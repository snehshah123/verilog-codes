==> flow/design.v <==
module sneh67 (
	input [5:0]address ,
	input enable ,
	input clk ,
	input rw ,
	output reg [7:0]data         
	) ;
reg [7:0]memory[7:0] ;
integer i ;
initial
	begin
		for (i = 0; i < 8; i = i + 1) begin
			memory[i] = i ;
		end
	end
always @(posedge clk)
	begin
		if (enable == 1)
			begin
				data = 0 ;
			end
		else
			begin
				if (rw == 0)  
					begin
						data <= memory[address] ;
					end
				else if (rw == 1)  
					begin
						memory[address] <= data ;
					end
			end
	end
endmodule
-- Tool chain data of sneh67
The steps from the RTL of sneh67 to its reports follow in flow order.
Line numbers count from 1 in the design file above.
Operators carry their Yosys type and port widths (W data, S select, Z words).
Cell names lack the library's common part.
A cell with -- has no value.
- design top: sneh67
- clock input: clk
- cell library: sky130hd
- library corner: tt_025C_1v80

-- Word-level counts
Yosys after proc, flatten, opt, wreduce and memory -nomap, before mapping. Enables and synchronous resets that opt folds into registers are not counted as muxes. Memory bits, and registers merged into a memory's read port (data or address), are not among the register bits. Print and check cells are not counted. Equal cells are merged and count once.
Memory sizes are those after Yosys's memory passes, which may raise the word count (mostly to a power of two), join words into wider ones and drop unused or constant bits.
- flip-flop bits (word level): 0
- memory bits (writable): 64
- noted word width x clocked read ports: 8
- memories: 1
- noted bits of input ports: 9
- output and inout bits: 8
- noted elaborated cells: 8
- memory list (name ; words ; width ; read ports ; wr ports ; line ; text):
    memory ; 8 ; 8 ; 1 ; 1 ; 8 ; reg [7:0]memory[7:0] ;
- mux-type cells at 6
- reduce/logical cells: 1
- operator list (operator ; count):
    $mux W8 ; 2
    $mux W3 ; 2
    $mux W1 ; 2
    $logic_not A1 Y1 ; 1

-- Depth
Longest topological path by Yosys (ltp), each cell counted once; first at word level (registers and memories cut), then after technology mapping (sequential cells cut; the memories' decode and read muxes count).
- noted word-level depth: 2
- noted ABC_AREA: 0
- noted gate-level depth with buffers: 5
- mapped depth without buffers at 3

-- Netlist
The flow's flattened synthesis, as Yosys stat reports it; memories are mapped. The netlist is that of the ABC_AREA named above (0 if unset); the other value can give another one.
The area totals of this step are shown rounded.
- cells in the netlist: 181
- chip area (Yosys) at 0.00284 mm2
- sequential area at 0.00208 mm2
- noted flip-flops: 72
- buffers at 11
- cell types (cell type ; count ; area in all (um2)):
    edfxtp_1 ; 64 ; 1.92E+03
    mux2i_1 ; 32 ; 320.307
    dfxtp_1 ; 8 ; 160.154
    o41a_1 ; 8 ; 90.086
    nor2_1 ; 23 ; 86.333
    o22ai_1 ; 8 ; 50.048
    a21oi_1 ; 8 ; 40.038
    inv_1 ; 8 ; 30.029
    buf_6 ; 2 ; 22.522
    buf_2 ; 4 ; 20.019
    nand2b_1 ; 3 ; 18.768
    buf_8 ; 1 ; 15.014
    nor4_1 ; 2 ; 12.512
    nand2_1 ; 3 ; 11.261
    or3b_1 ; 1 ; 8.758
    buf_4 ; 1 ; 7.507
    nand3b_1 ; 1 ; 7.507
    or2_2 ; 1 ; 6.256
Not listed: further types 3, cells in them 3.

-- Timing after synthesis
Path of least setup slack by OpenSTA after synthesis, without wires, with an ideal clock, recovery checks aside; 20% of the period is set as input and as output delay. Where synthesis merged equal registers, the netlist keeps one of their names.
- path type: input to register
- start point: in rw
- end point: mem memory[2][0]
- clock period at 1940 ps
- noted external input delay: 388 ps
- time at the first pin at 388 ps
- arrival at 1667 ps
- noted setup slack: -122 ps
- delay of the path: 1674 ps
- noted driving pins on the path: 4
- noted synthesis period reached: 2062 ps
"delay of the path" = arrival - input delay + setup time.
"driving pins on the path" counts driving pins, that of a launching flip-flop among them; a cell with two outputs on the path counts twice.
"synthesis period reached" is the clock period less the worst setup slack; recovery checks do not enter. This is arithmetic on one report: input and output delays are still those of the set period (20% each).
The rows between start and end are the longest chain of elaborated cells between them; the timing report does not say that the signal goes this way. Where chains are equally long, one stands for them.
Each line given opens the expression or statement behind the cell; cells for indexed reads and writes are added by Yosys, which also makes memories of some case tables.
The path ends at the enable pin of a flip-flop; only ways to that pin are counted.
- cells stage by stage: buf_2 -> buf_2 -> nand2_1 -> nor4_1
- cells in the longest elaborated chain: 2
- elaborated cells between the ends (all ways): 4
- source lines of those cells: 2
- those cells by class: 4 x mux
- ends and longest elaborated chain, post-synthesis (what ; line ; text):
    start: declaration ; 5 ; input rw ,
    $mux W3 ; 24 ; if (rw == 0)
    $mux W3 ; 18 ; if (enable == 1)
    end: declaration ; 8 ; reg [7:0]memory[7:0] ;

-- Worst path after layout
Path of least setup slack in the final report of flow run A (OpenROAD, finished layout, wires in). Where an end is a register, its clock arrival counts in the times.
The path's times are printed in steps of 10 ps; the period is the one set.
- path type: register to output
- start point: reg data[7]
- end point: out data[7]
- clock period at 2400 ps
- noted external output delay: 480 ps
- time at the first pin at 340 ps
- arrival at 1500 ps
- noted setup slack: 420 ps
- noted driving pins on the path: 2
- cells stage by stage: dfxtp_1 -> clkdlybuf4s50_1
- cells in the longest elaborated chain: 0
- elaborated cells between the ends (all ways): 0
- source lines of those cells: 0
- ends and longest elaborated chain, post-layout (what ; line ; text):
    start: declaration ; 6 ; output reg [7:0]data
    end: declaration ; 6 ;

Wiki page: sneh67 / flow data

Record of 2 stored runs of the RTL-to-layout flow on sneh67, platform sky130hd. The runs are unordered. Constraints: input delay and output delay 20% of the set period each, output load 0.01 pF.
"achieved clock period" = clock period - worst setup slack. The figure is calculated, with input and output delays left at 20% of the set period.
"time on the worst setup path" means the part of the period allowed to the worst setup path (the constraints hold back 20% at inputs and 20% at outputs) less its slack; where the path has registers, the arrival times of their clocks count too.
"total design power" rests on the timing tool's default activity at the inputs, not on a simulated workload.
"time on the worst setup path" is given in steps of 10 ps.
The results are shown rounded.

Flow run A

==> flow/run.sh <==
#!/bin/bash
# the make line also repeats the synthesis and layout settings of config.mk as NAME=value (left out here)
make -C /OpenROAD-flow-scripts/flow DESIGN_CONFIG=/design/flow/config.mk WORK_HOME=/design/flow/orfs CLKGATE_MAP_FILE= finish
==> flow/config.mk <==
export PLATFORM = sky130hd
export DESIGN_NAME = sneh67
export DESIGN_NICKNAME = sneh67
export VERILOG_FILES = /design/flow/design.v
export SDC_FILE = /design/flow/constraint.sdc
export NUM_CORES = 4
export LEC_CHECK = 0
export CAP_MARGIN = 20
export CELL_PAD_IN_SITES_DETAIL_PLACEMENT = 1
export CELL_PAD_IN_SITES_GLOBAL_PLACEMENT = 2
export CORE_ASPECT_RATIO = 0.95
export CORE_MARGIN = 2
export CORE_UTILIZATION = 46
export CTS_CLUSTER_SIZE = 17
export MAX_ROUTING_LAYER = met5
export PLACE_DENSITY_LB_ADDON = 0.21
export SETUP_SLACK_MARGIN = 0.19
export SLEW_MARGIN = 35
==> flow/constraint.sdc <==
create_clock -name core_clock -period 2.4 [get_ports {clk}]
set_input_delay 0.4800 -clock core_clock [delete_from_list [all_inputs] [get_ports {clk}]]
set_output_delay 0.4800 -clock core_clock [all_outputs]
set_load 0.01 [all_outputs]

Measured in flow run A:
- total design power at 2.65 mW
- time on the worst setup path: 1500 ps
- kind of the worst setup path: register to output
- noted the area of the die: 0.00682 mm2
- noted the achieved clock period: 1981 ps
- std-cell area (final layout) at 0.00334 mm2
- worst setup slack after layout: 419 ps
- noted the area of the synthesized netlist: 0.00284 mm2

Flow run B

==> flow/run.sh <==
#!/bin/bash
# the make line also repeats the synthesis and layout settings of config.mk as NAME=value (left out here)
make -C /OpenROAD-flow-scripts/flow DESIGN_CONFIG=/design/flow/config.mk WORK_HOME=/design/flow/orfs CLKGATE_MAP_FILE= finish
==> flow/config.mk <==
export PLATFORM = sky130hd
export DESIGN_NAME = sneh67
export DESIGN_NICKNAME = sneh67
export VERILOG_FILES = /design/flow/design.v
export SDC_FILE = /design/flow/constraint.sdc
export NUM_CORES = 4
export LEC_CHECK = 0
export CAP_MARGIN = 20
export CELL_PAD_IN_SITES_DETAIL_PLACEMENT = 0
export CORE_ASPECT_RATIO = 0.84
export CORE_MARGIN = 8
export CORE_UTILIZATION = 39
export CTS_CLUSTER_SIZE = 47
export GPL_TIMING_DRIVEN = 0
export PLACE_DENSITY_LB_ADDON = 0.24
export SETUP_SLACK_MARGIN = 0.03
export SLEW_MARGIN = 20
==> flow/constraint.sdc <==
create_clock -name core_clock -period 1.52 [get_ports {clk}]
set_input_delay 0.3040 -clock core_clock [delete_from_list [all_inputs] [get_ports {clk}]]
set_output_delay 0.3040 -clock core_clock [all_outputs]
set_load 0.01 [all_outputs]

Measured in flow run B:
- total design power at 3.92 mW
- worst setup slack after layout: 56 ps
- std-cell area (final layout) at 0.00339 mm2
- noted the achieved clock period: 1464 ps
- time on the worst setup path: 1160 ps
- kind of the worst setup path: input to register
- noted the area of the die: 0.0103 mm2
- noted the area of the synthesized netlist: 0.00284 mm2
